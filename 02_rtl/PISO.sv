==> flow/design.v <==
module PISO #(
    parameter SIZE_DATA_IN = 16,
    parameter SIZE_DATA_OUT = 2
)(
    input logic i_clk,
    input logic i_rst_n,
    input logic i_start,
    input logic [SIZE_DATA_IN-1:0] i_data,
    output logic [SIZE_DATA_OUT-1:0] o_data,
    output logic o_valid,
    output logic o_done
);
parameter DEPTH = SIZE_DATA_IN / SIZE_DATA_OUT;
parameter SIZE_DEPTH = $clog2(DEPTH);
logic [SIZE_DATA_OUT-1:0] shift_reg [0:DEPTH-1];
logic [SIZE_DEPTH-1:0] count, ncount;
logic w_update_count;
logic w_count, w_count_next;
assign w_update_count = i_start & (~o_done);
assign w_count_next = w_update_count & w_count;
assign ncount = w_count_next ? count + 1'b1 : '0;
always_ff @(posedge i_clk or negedge i_rst_n) begin : proc_count
    if(~i_rst_n) begin
        count   <= '0;
        w_count <= 1'b0;
    end else begin
        count   <= ncount;
        w_count <= w_update_count;
    end
end
logic [SIZE_DATA_IN-1:0] w_idata;
logic [SIZE_DATA_IN-1:0] w_idata_next; 
logic w_update_idata;
assign w_update_idata = i_start & (~w_count_next);
assign w_idata = w_update_idata ? i_data : w_idata_next;
always_ff @(posedge i_clk or negedge i_rst_n) begin : save_idata
    if (~i_rst_n) begin
        w_idata_next <= '0;
    end else begin     
        w_idata_next <= w_idata;
    end
end
always_comb begin : proc_shift_reg
    shift_reg[7] = w_idata[1:0];
    shift_reg[6] = w_idata[3:2];
    shift_reg[5] = w_idata[5:4];
    shift_reg[4] = w_idata[7:6];
    shift_reg[3] = w_idata[9:8];
    shift_reg[2] = w_idata[11:10];
    shift_reg[1] = w_idata[13:12];
    shift_reg[0] = w_idata[15:14];
end
logic [SIZE_DATA_OUT-1:0] w_output;
always_ff @(posedge i_clk or negedge i_rst_n) begin : proc_outut_data
    if(~i_rst_n) begin
        w_output <= '0;
    end else begin
        w_output <= shift_reg[count];
    end
end
assign o_data = o_valid ? w_output : '0;
wire w_ovalid;
assign w_ovalid = w_count_next;
always_ff @( posedge i_clk or negedge i_rst_n ) begin : proc_valid
    if(~i_rst_n) begin
        o_valid <= 1'b0;
    end else begin
        o_valid <= w_ovalid;
    end
end
logic w_done;
assign w_done = &count;
always_ff @(posedge i_clk or negedge i_rst_n) begin : proc_done
    if(~i_rst_n) begin
        o_done <= 1'b0;
    end else begin
        o_done <= w_done;
    end
end
endmodule
== Step by step through the tools: PISO ==
Tool output for the design above, in the order of the flow.
Line numbers count from 1 in the design file above.
Operators: Yosys type, input widths -> output width; for muxes data width and select width s.
Cell names lack the library's common part.
A cell with -- has no value.

* Top module: PISO
* Clock input: i_clk
* Library: sky130hd
* Library corner: tt_025C_1v80

== Word-level counts ==
Counts by Yosys on the flattened word-level netlist (proc, flatten, opt, wreduce). Print and check cells are left out. Cells with the same type and inputs are merged into one.

* Flip-flop bits (word level): 24
* Latch bits: 0
* Bits in writable memories: 0
* Memory bits (read-only): 0
* Word width x clocked read ports: 0
* Memories kept: 0
* Input bits: 19
* Output and inout bits: 4

* $add $sub $neg: 1
* $mul: 0
* Div/mod/pow operators: 0
* Magnitude comparators: 0
* Eq/ne operators: 7
* Shift-type cells: 0
* Mux-type cells: 4
* Bitwise operators: 5
* Reductions and logical operators: 2

{| class="wikitable"
|+ Operator list
! kind !! count
|-
| $pmux 2 s8 || 1
|-
| $mux 16 || 1
|-
| $eq 3x3->1 const B || 4
|-
| $eq 3x2->1 const B || 2
|-
| $and 1x1->1 || 3
|-
| $add 3x1->3 const B || 1
|-
| $eq 3x1->1 const B || 1
|-
| $logic_not 3->1 || 1
|-
| $reduce_and 3->1 || 1
|-
| $mux 3 || 1
|-
| $not 1->1 || 2
|-
| $mux 2 || 1
|}

== Depth ==
Yosys ltp: most cells in a row. Word level: on the elaborated netlist, between registers, memories and ports. Mapped: between sequential cells and ports; inverters and the memories' decode and read muxes count.

* Depth in word-level cells: 7
* ABC_AREA: 0
* Mapped depth: 7
* Depth with buffers taken out: 7

== Netlist ==
The flow's flattened synthesis, as Yosys stat reports it; memories are mapped. The netlist is that of the ABC_AREA named above (0 if unset); the other value can give another one.

{| class="wikitable"
|+ Cell types
! cell type !! count
|-
| dfrtp_1 || 24
|-
| mux2_2 || 16
|-
| ha_1 || 6
|-
| mux4_1 || 2
|-
| nand2_1 || 7
|-
| mux2i_1 || 2
|-
| and2_1 || 3
|-
| inv_1 || 5
|-
| nor2_1 || 5
|-
| o21ai_4 || 1
|-
| a2111oi_2 || 1
|-
| a21oi_1 || 3
|-
| o211ai_1 || 2
|-
| nor2b_1 || 2
|-
| buf_6 || 1
|-
| a32o_1 || 1
|-
| nand3_1 || 2
|-
| a221oi_1 || 1
|}

Other cell types: 10; their cells: 10.

* Standard cells after synthesis: 94
* Mapped area: 1184.9 sq um
* Sequential part of the area: 600.6 sq um
* Flip-flop cells: 24

== Worst setup path after synthesis ==
OpenSTA on the mapped netlist: ideal clock, no wires. The path of least setup slack (recovery checks aside). Input and output delay are each 20% of the period. Register names are those of the netlist, which keeps one name where synthesis merged equal registers.

* Path type: register to register
* Start point: reg o_done
* End point: reg w_output[0]
* Clock period: 1.81 ns
* Launch time at the first pin: 0.000 ns
* Arrival time: 1.434 ns
* Data required time: 1.677 ns
* Setup slack: 0.243 ns
* Delay of the path: 1.567 ns
* Driving pins on the path: 6
* Buffers on the path: 1
* Synthesis period reached: 1.567 ns

"delay of the path" is the arrival time less input delay plus setup time.
"driving pins on the path": output pins that drive a net of the path, with the launching flip-flop's if there is one; two outputs of one cell count as two.
"synthesis period reached" = period - worst setup slack (recovery checks aside). The figure is calculated, with input and output delays left at 20% of the set period.
The rows between start and end are the longest chain of elaborated cells between them; the timing report does not say that the signal goes this way. Where chains are equally long, one stands for them.
A line is the first line of the expression or statement that the cell stems from. Yosys adds cells for indexed reads and writes and turns some case tables into memories.

* Cell sequence: dfrtp_1 > o21ai_4 > buf_6 > mux2_2 > o211ai_1 > o211ai_1
* Cells in the longest elaborated chain: 7
* Elaborated cells on any way between the ends: 7
* Source lines of those cells: 5
* Those cells by class: mux: 2; logic: 5

{| class="wikitable"
|+ Ends and longest elaborated chain, post-synthesis
! what !! RTL line !! source
|-
| from (decl) || 11 || <nowiki>output logic o_done</nowiki>
|-
| from (assign) || 75 || <nowiki>o_done <= 1'b0;</nowiki>
|-
| from (assign) || 77 || <nowiki>o_done <= w_done;</nowiki>
|-
| $not 1->1 || 19 || <nowiki>assign w_update_count = i_start & (~o_done);</nowiki>
|-
| $and 1x1->1 || 19 ||
|-
| $and 1x1->1 || 20 || <nowiki>assign w_count_next = w_update_count & w_count;</nowiki>
|-
| $not 1->1 || 34 || <nowiki>assign w_update_idata = i_start & (~w_count_next);</nowiki>
|-
| $and 1x1->1 || 34 ||
|-
| $mux 16 || 35 || <nowiki>assign w_idata = w_update_idata ? i_data : w_idata_next;</nowiki>
|-
| $pmux 2 s8 || 58 || <nowiki>w_output <= shift_reg[count];</nowiki>
|-
| to (assign) || 56 || <nowiki>w_output <= '0;</nowiki>
|-
| to (assign) || 58 ||
|-
| to (decl) || 53 || <nowiki>logic [SIZE_DATA_OUT-1:0] w_output;</nowiki>
|}

Some nets on the timed path still bear RTL names; the line given drives or declares the net.

{| class="wikitable"
|+ Named nets, post-synthesis
! signal !! RTL line
|-
| shift_reg[0][0] || 35
|}

== Worst path after layout ==
From the final timing report of flow run 1: the path of least setup slack in the routed layout; clock arrival at registers is part of the times.

* Path type: register to register
* Start point: reg count[0]
* End point: reg w_output[0]
* Clock period: 1.89 ns
* Launch time at the first pin: 0.30 ns
* Arrival time: 1.79 ns
* Data required time: 2.08 ns
* Setup slack: 0.30 ns
* Driving pins on the path: 7
* Buffers on the path: 0

The rows between start and end are the longest chain of elaborated cells between them; the timing report does not say that the signal goes this way. Where chains are equally long, one stands for them.

* Cell sequence: dfrtp_2 > ha_2 > ha_2 > nand2_1 > mux2i_2 > a2111oi_4 > o211ai_1
* Cells in the longest elaborated chain: 2
* Elaborated cells on any way between the ends: 9
* Source lines of those cells: 1
* Those cells by class: eq/ne: 7; mux: 1; reduce/logical: 1

{| class="wikitable"
|+ Ends and longest elaborated chain, after layout
! what !! RTL line !! source
|-
| from (decl) || 16 || <nowiki>logic [SIZE_DEPTH-1:0] count, ncount;</nowiki>
|-
| from (assign) || 24 || <nowiki>count   <= '0;</nowiki>
|-
| from (assign) || 27 || <nowiki>count   <= ncount;</nowiki>
|-
| $eq 3x3->1 || 58 || <nowiki>w_output <= shift_reg[count];</nowiki>
|-
| $pmux 2 s8 || 58 ||
|-
| to (assign) || 56 || <nowiki>w_output <= '0;</nowiki>
|-
| to (assign) || 58 ||
|-
| to (decl) || 53 || <nowiki>logic [SIZE_DATA_OUT-1:0] w_output;</nowiki>
|}

Some nets on the timed path still bear RTL names; the line given drives or declares the net.

{| class="wikitable"
|+ Named nets, after layout
! signal !! RTL line !! source
|-
| w_done || 72 || <nowiki>assign w_done = &count;</nowiki>
|}

FLOW RESULTS
============

Measured data: module PISO, platform sky130hd, 2 stored runs of the flow under differing settings, order arbitrary. Input and output delays are each 20% of the period that was set; the output load is 0.01 pF.
"clock period achieved" = clock period - worst setup slack. The figure is calculated, with input and output delays left at 20% of the set period.
"worst path time" = time allowed to the worst setup path (clock period - input delay - output delay, where it has them) - its slack; a late launch clock adds to it, a late capture clock takes from it.
By "total power after layout" is meant OpenSTA's value without simulated activity: inputs other than the clock are taken to toggle once in ten clock periods, and the tool carries that through the logic.

=== Flow run 1 ===
{| class="wikitable"
! Setting !! Value
|-
| period_ns || 1.89
|-
| CORE_UTILIZATION || 49
|-
| SETUP_SLACK_MARGIN || 0.44
|-
| PLACE_DENSITY_LB_ADDON || 0.1
|-
| CORE_ASPECT_RATIO || 0.89
|-
| CELL_PAD_IN_SITES_DETAIL_PLACEMENT || 0
|-
| TNS_END_PERCENT || 65
|-
| ABC_AREA || 0
|-
| GPL_ROUTABILITY_DRIVEN || 1
|-
| CTS_CLUSTER_SIZE || 76
|-
| SLEW_MARGIN || 0
|-
| CAP_MARGIN || 20
|-
| CORE_MARGIN || 2
|-
! Result !! Value
|-
| Worst path time || 1.59 ns
|-
| Type of the worst setup path || register to register
|-
| Standard-cell area after layout || 1624.1 sq um
|-
| Area inside the die boundary || 2828.1 sq um
|-
| Utilization of the finished layout || 72.4%
|-
| Area of the synthesized netlist || 1184.9 sq um
|-
| Post-route setup TNS || 0.000 ns
|-
| Lowest setup slack || 0.298 ns
|-
| Total power after layout || 1.050 mW
|-
| Clock period achieved || 1.592 ns
|}

=== Flow run 2 ===
{| class="wikitable"
! Setting !! Value
|-
| period_ns || 1.21
|-
| CORE_UTILIZATION || 37
|-
| SETUP_SLACK_MARGIN || 0.24
|-
| PLACE_DENSITY || 0.62
|-
| HOLD_SLACK_MARGIN || -0.04
|-
| CORE_ASPECT_RATIO || 0.94
|-
| CELL_PAD_IN_SITES_DETAIL_PLACEMENT || 0
|-
| ABC_AREA || 1
|-
| GPL_TIMING_DRIVEN || 1
|-
| CAP_MARGIN || 5
|-
| SLEW_MARGIN || 30
|-
| MIN_ROUTING_LAYER || met2
|-
| CORE_MARGIN || 2
|-
! Result !! Value
|-
| Worst path time || 1.41 ns
|-
| Type of the worst setup path || register to register
|-
| Standard-cell area after layout || 1986.9 sq um
|-
| Area inside the die boundary || 3989.6 sq um
|-
| Utilization of the finished layout || 60.2%
|-
| Area of the synthesized netlist || 1295.0 sq um
|-
| Post-route setup TNS || -0.778 ns
|-
| Lowest setup slack || -0.196 ns
|-
| Total power after layout || 1.957 mW
|-
| Clock period achieved || 1.406 ns
|}

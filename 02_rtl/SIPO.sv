==> flow/design.v <==
module SIPO #(
    parameter SIZE_DATA_IN  = 1,
    parameter SIZE_DATA_OUT = 8
)(
    input logic i_clk,
    input logic i_rst_n,
    input logic i_start,
    input logic [SIZE_DATA_IN-1:0] i_data,
    output logic [SIZE_DATA_OUT-1:0] o_data,
    output logic o_done
);
parameter SIZE_DEPTH = SIZE_DATA_OUT/SIZE_DATA_IN;
logic [SIZE_DATA_IN-1:0] shift_reg [SIZE_DEPTH-1:0];
logic [SIZE_DATA_OUT-1:0] count;
always_ff @( posedge i_clk or negedge i_rst_n ) begin
    if(~i_rst_n) begin
        for( int i = 0; i < SIZE_DEPTH; i ++ ) begin
            shift_reg[i] <= '0;
        end
        count <= '0;
    end else begin
        if(i_start) begin
            shift_reg[0] <= i_data;
            for( int i = 1; i < SIZE_DEPTH; i ++ ) begin
                shift_reg[i] <= shift_reg[i-1];
            end
            count <= (o_done) ? '0 : count + 1'b1;
        end else begin
            for( int i = 0; i < SIZE_DEPTH; i ++ ) begin
                shift_reg[i] <= shift_reg[i];
            end
            count <= count;
        end
    end
end
assign o_done = (count == SIZE_DATA_OUT);
logic [SIZE_DATA_OUT-1:0] w_odata;
logic [SIZE_DATA_OUT-1:0] w_odata_next;
assign o_data = (o_done) ? w_odata : w_odata_next;
always_ff @( posedge i_clk or negedge i_rst_n ) begin
    if(~i_rst_n) 
        w_odata_next <= '0;
    else
        w_odata_next <= o_data;
end
always @(*) begin
    w_odata = {shift_reg[SIZE_DEPTH-1], shift_reg[SIZE_DEPTH-2], shift_reg[SIZE_DEPTH-3], shift_reg[SIZE_DEPTH-4], shift_reg[SIZE_DEPTH-5], shift_reg[SIZE_DEPTH-6], shift_reg[SIZE_DEPTH-7], shift_reg[0]};
end
endmodule
## Reports on SIPO

The steps from the RTL of SIPO to its reports follow in flow order.
Lines are those of the file above, counted from 1.
Library cell names are shortened.
Not given: n/a

- Top module: SIPO
- Clock: i_clk
- Library: sky130hd
- Corner: tt_025C_1v80

## Word-level counts

Counts by Yosys on the flattened word-level netlist (proc, flatten, opt, wreduce). Print and check cells are left out. Cells with the same type and inputs are merged into one.

- Elaborated cells: 14
- Memories: 0
- ROM bits: 0
- RAM bits: 0
- Latch bits: 0
- Bits in registers: 24
- Clocked read ports x word width: 0

- Equal/unequal tests: 1
- Div/mod/pow operators: 0
- Order comparisons: 0
- $add $sub $neg: 1
- Bitwise logic cells: 0
- Reduce/logical cells: 0
- Shift-type cells: 0
- Muxes and demuxes: 2
- Multiply operators: 0

Operators by type and width:

| kind | number |
|---|---|
| 8-bit 2-to-1 mux | 2 |
| 8-bit by 1-bit adder with 8-bit output (second input constant) | 1 |
| 8-bit by 4-bit equality test with 1-bit output (second input constant) | 1 |

## Longest topological paths

Longest topological path by Yosys (ltp), each cell counted once; first at word level (registers and memories cut), then after technology mapping (sequential cells cut; the memories' decode and read muxes count).

- Word-level depth: 2
- ABC_AREA: 0
- Depth in mapped cells: 6

## After synthesis

Source: synth_stat.txt of the flow (Yosys; design flattened, memories mapped). It holds for the ABC_AREA given above (unset counts as 0); a run with the other value may have another netlist.

Cell types:

| type | number | area in all (µm²) |
|---|---|---|
| dfrtp_1 | 24 | 600.576 |
| mux2_2 | 11 | 123.869 |
| mux2_4 | 6 | 90.086 |
| ha_1 | 2 | 25.024 |
| nor4b_4 | 1 | 23.773 |
| buf_12 | 1 | 20.019 |
| nand3_1 | 4 | 20.019 |
| nand2_1 | 5 | 18.768 |
| xor2_1 | 2 | 17.517 |
| inv_1 | 4 | 15.014 |
| nand2b_1 | 2 | 12.512 |
| o22ai_1 | 2 | 12.512 |
| a21oi_1 | 2 | 10.01 |
| buf_2 | 2 | 10.01 |
| nor3_1 | 2 | 10.01 |
| and2_4 | 1 | 8.758 |
| and4_1 | 1 | 8.758 |
| o2bb2ai_1 | 1 | 8.758 |

Not listed: further types 5, cells in them 5.

- Buffer cells: 3
- Flip-flops: 24
- Sequential area: 600.6 µm²
- Standard cells after synthesis: 78
- Cell area after synthesis: 1071.0 µm²

## Path before layout

Path of least setup slack by OpenSTA after synthesis, without wires, with an ideal clock, recovery checks aside; 20% of the period is set as input and as output delay. Where synthesis merged equal registers, the netlist keeps one of their names.

- Path kind: register to output
- From: register count[0]
- To: output port o_data[1]
- Path buffers: 1
- Driving pins on the path: 7
- Arrival: 1.535 ns
- Path delay: 1.535 ns
- Data required time: 3.184 ns
- Setup slack: 1.649 ns
- Time at the first pin: 0.000 ns
- Clock period: 3.98 ns
- External output delay: 0.796 ns
- Period reached after synthesis: 2.331 ns

"path delay" is the arrival time less input delay plus setup time.
A path that ends at an output port has no setup time.
"driving pins on the path": output pins that drive a net of the path, with the launching flip-flop's if there is one; two outputs of one cell count as two.
"period reached after synthesis" = period - worst setup slack (recovery checks aside). The figure is calculated, with input and output delays left at 20% of the set period.
Between the ends stands the longest chain of elaborated cells between them, by number of cells; it is not shown to be the way that was timed. Of several equally long chains one is given.
Each line given opens the expression or statement behind the cell; cells for indexed reads and writes are added by Yosys, which also makes memories of some case tables.
At most two assigning lines are given for a register; there are more.

- Cells stage by stage: dfrtp_1 -> inv_1 -> ha_1 -> nor3b_1 -> and2_4 -> buf_12 -> mux2_4
- Length of the longest elaborated chain: 2
- Elaborated cells on any way between the ends: 2
- Classes of those cells: eq/ne (1); mux (1)

Ends and longest elaborated chain, after synthesis:

| item | line | source |
|---|---|---|
| from (decl) | 14 | `logic [SIZE_DATA_OUT-1:0] count;` |
| from (assign) | 27 | `count <= (o_done) ? '0 : count + 1'b1;` |
| from (assign) | 32 | `count <= count;` |
| 8-bit by 4-bit equality test with 1-bit output | 36 | `assign o_done = (count == SIZE_DATA_OUT);` |
| 8-bit 2-to-1 mux | 39 | `assign o_data = (o_done) ? w_odata : w_odata_next;` |
| to (decl) | 9 | `output logic [SIZE_DATA_OUT-1:0] o_data,` |

Nets of the timed path that keep an RTL name, with a line that drives or declares them; the list need not be complete.

Named nets, after synthesis:

| net | line |
|---|---|
| o_done | 36 |

## Path in the finished layout

Path of least setup slack in the final report of flow run A (OpenROAD, finished layout, wires in). Where an end is a register, its clock arrival counts in the times.

- Path kind: register to output
- From: register count[0]
- To: output port o_data[4]
- Path buffers: 2
- Time at the first pin: 0.31 ns
- Driving pins on the path: 8
- Data required time: 1.74 ns
- External output delay: 0.44 ns
- Clock period: 2.18 ns
- Arrival: 1.91 ns
- Setup slack: -0.17 ns

Between the ends stands the longest chain of elaborated cells between them, by number of cells; it is not shown to be the way that was timed. Of several equally long chains one is given.
At most two assigning lines are given for a register; there are more.

- Cells stage by stage: dfrtp_1 -> inv_2 -> ha_4 -> nor3b_4 -> and2_4 -> buf_4 -> mux2_4 -> buf_6
- Length of the longest elaborated chain: 2
- Elaborated cells on any way between the ends: 2
- Classes of those cells: eq/ne (1); mux (1)

Ends and longest elaborated chain, after layout:

| item | line | source |
|---|---|---|
| from (decl) | 14 | `logic [SIZE_DATA_OUT-1:0] count;` |
| from (assign) | 27 | `count <= (o_done) ? '0 : count + 1'b1;` |
| from (assign) | 32 | `count <= count;` |
| 8-bit by 4-bit equality test with 1-bit output | 36 | `assign o_done = (count == SIZE_DATA_OUT);` |
| 8-bit 2-to-1 mux | 39 | `assign o_data = (o_done) ? w_odata : w_odata_next;` |
| to (decl) | 9 | `output logic [SIZE_DATA_OUT-1:0] o_data,` |

Wiki page: SIPO / flow data

Record of 2 stored runs of the RTL-to-layout flow on SIPO, platform sky130hd. The runs are unordered. Constraints: input delay and output delay 20% of the set period each, output load 0.01 pF.
"achieved clock period" = clock period - worst setup slack. The figure is calculated, with input and output delays left at 20% of the set period.
"worst setup path time" is the time allowed to the run's worst setup path (the clock period less input and output delay, where it has them) less its slack. Clock arrival times count: a late capture clock shortens it, a late launch clock lengthens it.
"total power of the final layout": no workload was simulated; the value follows from the tool's default switching activity.

### Flow run A

Settings: `period_ns=2.18`, `CORE_UTILIZATION=30`, `PLACE_DENSITY_LB_ADDON=0.17`, `CORE_MARGIN=6`, `CELL_PAD_IN_SITES_GLOBAL_PLACEMENT=3`, `CELL_PAD_IN_SITES_DETAIL_PLACEMENT=0`, `TNS_END_PERCENT=100`, `GPL_ROUTABILITY_DRIVEN=0`, `CTS_CLUSTER_SIZE=14`, `SLEW_MARGIN=20`, `MIN_ROUTING_LAYER=met1`, `MAX_ROUTING_LAYER=met5`, `CAP_MARGIN=20`

- Total power of the final layout: 1.995 mW
- Total negative setup slack: -1.247 ns
- Post-layout utilization: 46.8 %
- Area of the standard cells in the finished layout: 1572.8 µm²
- Cell area after synthesis: 1071.0 µm²
- Overall die area: 5148.1 µm²
- Achieved clock period: 2.348 ns
- Setup slack of the worst path: -0.168 ns
- Worst setup path time: 1.91 ns
- Worst setup path kind: register to output

### Flow run B

Settings: `period_ns=3.25`, `CORE_UTILIZATION=68`, `SETUP_SLACK_MARGIN=-0.16`, `PLACE_DENSITY_LB_ADDON=0.08`, `CORE_MARGIN=10`, `CELL_PAD_IN_SITES_GLOBAL_PLACEMENT=2`, `TNS_END_PERCENT=10`, `ABC_AREA=1`, `CTS_CLUSTER_DIAMETER=382`, `CAP_MARGIN=40`, `SLEW_MARGIN=20`

No final report: placement broke off with FLW-0024.
